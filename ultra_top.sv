==> flow/design.v <==
`default_nettype none
module ultra_sonic(
    clk,  
    reset_l,
    read_data,
    read_data_valid,
    echo,
    trigger
  );
  parameter STATE_BITS = 7;
  parameter COUNT_WIDTH = 32;
  parameter TRIGGER_WIDTH = 9;
  parameter STALL_WIDTH = 21;
  input logic clk, reset_l;
  output logic read_data_valid;
  output logic [31:0] read_data;
  input logic echo;
  output logic trigger;
  logic [3:0] state_bits;
  logic [STATE_BITS-1:0] state;
  parameter idle              = 6'b0000_00;
  parameter init_trigger      = 6'b0001_01;
  parameter wait_for_echo     = 6'b0011_00;
  parameter on_echo           = 6'b0100_00;
  parameter head_to_echo      = 6'b0101_00;
  parameter data_ready        = 6'b0110_10;
  parameter stall             = 6'b0111_00;
  logic [COUNT_WIDTH-1:0] count_out;
  logic [TRIGGER_WIDTH-1:0] delay_trigger_count;
  logic [STALL_WIDTH-1:0] stall_count;
  assign trigger = state[0];
  assign read_data_valid = state[1];
  assign state_bits = state[5:2];
  always_ff @(posedge clk or negedge reset_l)
  begin
    if(~reset_l) state <= idle;
    else
      case(state)
        idle: state <= init_trigger;
        init_trigger:  begin
                      if (delay_trigger_count == 1'b0) state <= wait_for_echo;
                      else state <= init_trigger;
                     end
        wait_for_echo:  begin
                          if (echo == 1'b1) state <= on_echo;
                          else state <= wait_for_echo;
                        end
        head_to_echo: state <= on_echo;
        on_echo:  begin
                      if (echo == 1'b0) state <= data_ready;
                      else if (count_out == {COUNT_WIDTH{1'b0}})
                        state <= stall;
                      else state <= on_echo;
                  end
        data_ready: state <= stall;
        stall:  begin
                      if (stall_count == 1'b0) state <= init_trigger;
                      else state <= stall;
                  end
        default: state <= idle;
        endcase
  end
  always_ff @(posedge clk or negedge reset_l)
  begin
    if (~reset_l)
      delay_trigger_count <= {{(TRIGGER_WIDTH-1){1'b0}}, 1'b1};
    else if (state == stall)  
      delay_trigger_count <= {{(TRIGGER_WIDTH-1){1'b0}}, 1'b1};
    else if (state == init_trigger)  
      delay_trigger_count <= delay_trigger_count + 1'b1;
    else
      delay_trigger_count <= delay_trigger_count;
  end
  always_ff @(posedge clk or negedge reset_l)
  begin
    if (~reset_l) count_out <= {COUNT_WIDTH{1'b0}};
    else if (state == init_trigger) count_out <= {{(COUNT_WIDTH-1){1'b0}}, 1'b1};
    else if (echo) count_out <= count_out + {{(COUNT_WIDTH-1){1'b0}}, 1'b1};
    else count_out <= count_out;
  end
  always_ff @(posedge clk or negedge reset_l)
  begin
    if (~reset_l) stall_count <= {STALL_WIDTH{1'b0}};
    else if (state == init_trigger) stall_count <= {{(STALL_WIDTH-1){1'b0}}, 1'b1};
    else if (state == stall)
      stall_count <= stall_count + {{(STALL_WIDTH-1){1'b0}}, 1'b1};
    else stall_count <= stall_count;
  end
  always_ff @(posedge clk or negedge reset_l)
  begin
    if(~reset_l) read_data <= 32'b0;
    else if(read_data_valid) read_data <= count_out;
    else read_data <= read_data;
  end
endmodule
`default_nettype none
module ultra_top(
		GPIO_0, KEY, CLOCK_50, LEDR, HEX0
	);
	input logic CLOCK_50;
	input logic [3:0] KEY;
	inout logic [35:0] GPIO_0;
	output logic [9:0] LEDR;
	output logic [8:0] HEX0;
	logic trigger, echo;
	logic [31:0] read_data;
	ultra_sonic ultra(
			.clk(CLOCK_50),
			.reset_l(KEY[0]),
			.read_data(read_data),
			.read_data_valid(HEX0[0]),
			.echo(echo),
			.trigger(trigger)
		);
	assign echo = GPIO_0[34];
	assign GPIO_0[35] = trigger;
	assign LEDR = read_data >> 10;
endmodule
## Reports on ultra_top

The steps from the RTL of ultra_top to its reports follow in flow order.
Line numbers count from 1 in the design file above.
Cell names lack the library's common part.
The mark -- stands for no value.

| inputs | value |
|---|---|
| top module | ultra_top |
| clock | CLOCK_50 |
| cell library | sky130hd |
| corner | tt_025C_1v80 |

## Word-level counts

Source: Yosys, flattened and elaborated, memories not mapped. Widths are those after wreduce. Registers that Yosys merges into a memory's read port (data or address) are not register bits. Print and check cells do not count.

| bit counts | value |
|---|---|
| elaborated cells | 34 |
| input port bits | 5 |
| output and inout port bits | 55 |
| register bits | 89 |

| operators by class | value |
|---|---|
| equality and inequality tests | 8 |
| multiplexer cells | 12 |
| reductions and logical operators | 6 |
| $add $sub $neg | 3 |

Operators with widths:

| cell | number |
|---|---|
| 32-bit two-way mux | 2 |
| 7-bit case mux with 7-bit select | 1 |
| 21-bit two-way mux | 2 |
| 7-bit by 5-bit == test with 1-bit output with constant B | 5 |
| 32-bit by 1-bit adder with 32-bit output with constant B | 1 |
| 32-bit logical NOT | 1 |
| 21-bit by 1-bit adder with 21-bit output with constant B | 1 |
| 21-bit logical NOT | 1 |
| 9-bit two-way mux | 2 |
| 7-bit by 3-bit == test with 1-bit output with constant B | 2 |
| 5-bit two-way mux | 2 |
| 9-bit by 1-bit adder with 9-bit output with constant B | 1 |
| 9-bit logical NOT | 1 |
| 4-bit two-way mux | 2 |
| 7-bit by 4-bit == test with 1-bit output with constant B | 1 |
| 7-bit logical NOT | 1 |
| 7-bit two-way mux | 1 |
| 2-bit nonzero test | 2 |

## Logic depth

Yosys ltp: most cells in a row. Word level: on the elaborated netlist, between registers, memories and ports. Mapped: between sequential cells and ports; inverters and the memories' decode and read muxes count.

| logic depth | value |
|---|---|
| depth in word-level cells | 4 |
| ABC_AREA | 0 |
| gate-level depth with buffers | 6 |
| depth with buffers taken out | 6 |

## After synthesis

The flow's flattened synthesis, as Yosys stat reports it; memories are mapped. The netlist is that of the ABC_AREA named above (0 if unset); the other value can give another one.
The area totals of this step are shown rounded.

Cells by type:

| cell type | number | total area (sq um) |
|---|---|---|
| dfrtp_1 | 76 | 1.9E+03 |
| xnor2_1 | 19 | 166.41 |
| nor4_1 | 24 | 150.144 |
| or4_1 | 19 | 142.637 |
| a21oi_1 | 28 | 140.134 |
| o31ai_1 | 18 | 135.13 |
| nor2_1 | 33 | 123.869 |
| nand3_1 | 24 | 120.115 |
| mux2_2 | 10 | 112.608 |
| nand2_1 | 29 | 108.854 |
| nand4_1 | 16 | 100.096 |
| or3_1 | 14 | 87.584 |
| xor2_1 | 9 | 78.826 |
| ha_1 | 6 | 75.072 |
| buf_4 | 9 | 67.565 |
| and4_1 | 7 | 61.309 |
| o21ai_0 | 12 | 60.058 |
| inv_1 | 14 | 52.55 |

Not listed: further types 31, cells in them 75.

| mapped netlist | value |
|---|---|
| mapped area | 4220 sq um |
| flip-flop cells | 77 |
| sequential area | 1930 sq um |
| mapped cells | 442 |

The figures by module come from a second, unflattened synthesis with its own total; it is not the netlist above.

| unflattened totals | value |
|---|---|
| cell total of the unflattened synthesis | 489 |
| area (unflattened synthesis) | 5010 sq um |

Each row is one instance without its submodules.

By module:

| module | times used | area (sq um) | cells |
|---|---|---|---|
| ultra_sonic | 1 | 4940 | 480 |
| ultra_top | 1 | 63.8 | 9 |

## Timing after synthesis

OpenSTA on the mapped netlist: ideal clock, no wires. The path of least setup slack (recovery checks aside). Input and output delay are each 20% of the period. Register names are those of the netlist, which keeps one name where synthesis merged equal registers.

| timing path post-synthesis | value |
|---|---|
| kind | register to register |
| from | reg (name not given) |
| to | reg ultra.stall_count[17] |
| stages on the path | 7 |
| arrival time | 1849 ps |
| slack | -67 ps |
| path delay | 1927 ps |
| data required time | 1782 ps |
| clock period | 1860 ps |
| synthesis period reached | 1927 ps |

"path delay" = arrival - input delay + setup time.
"stages on the path": output pins that drive a net of the path, with the launching flip-flop's if there is one; two outputs of one cell count as two.
"synthesis period reached" = period - worst setup slack (recovery checks aside). The figure is calculated, with input and output delays left at 20% of the set period.
The rows between start and end are the longest chain of elaborated cells between them; the timing report does not say that the signal goes this way. Where chains are equally long, one stands for them.
A line is the first line of the expression or statement that the cell stems from. Yosys adds cells for indexed reads and writes and turns some case tables into memories.
At most two assigning lines are given for a register; there are more.

| on the way, post-synthesis | value |
|---|---|
| cells stage by stage | dfrtp_1 -> buf_2 -> nand4b_4 -> or3_1 -> buf_2 -> or4_1 -> a21oi_1 |
| length of the longest elaborated chain | 3 |
| elaborated cells between the ends (all ways) | 5 |
| those cells by class | eq/ne (2); mux (2); reduce/logical (1) |

RTL lines, path post-synthesis:

| item | RTL line | RTL |
|---|---|---|
| 7-bit by 5-bit == test with 1-bit output | 85 | `else if (state == stall)` |
| 21-bit two-way mux | 85 |  |
| 21-bit two-way mux | 84 | `else if (state == init_trigger) stall_count <= {{(STALL_WIDTH-1){1'b0}}, 1'b1};` |
| end: assignment | 84 |  |
| end: assignment | 86 | `stall_count <= stall_count + {{(STALL_WIDTH-1){1'b0}}, 1'b1};` |
| end: declaration | 30 | `logic [STALL_WIDTH-1:0] stall_count;` |

ultra_top through Yosys and OpenROAD on sky130hd: 2 stored runs, unordered, with their settings. The constraints put input and output delay at 20% of the set period each and load the outputs with 0.01 pF.
A setting shown as n/a is not set for that run.

| stored run | period_ns | CORE_UTILIZATION | PLACE_DENSITY | CORE_ASPECT_RATIO | CELL_PAD_IN_SITES_DETAIL_PLACEMENT | SLEW_MARGIN | MAX_ROUTING_LAYER | CAP_MARGIN | CORE_MARGIN | CELL_PAD_IN_SITES_GLOBAL_PLACEMENT | ABC_AREA | GPL_ROUTABILITY_DRIVEN | CTS_CLUSTER_SIZE | CTS_CLUSTER_DIAMETER |
|---|---|---|---|---|---|---|---|---|---|---|---|---|---|---|
| flow run 1 | 2.45 | 44 | 0.85 | 1.35 | 0 | 20 | met5 | 20 | 2 | n/a | n/a | n/a | n/a | n/a |
| flow run 2 | 1.18 | 45 | 0.85 | n/a | n/a | 20 | n/a | 20 | 10 | 1 | 1 | 0 | 89 | 42 |

Flow run 1: stopped before the end: routing reported RSZ-0074
Flow run 2: stopped before the end: routing reported RSZ-0074
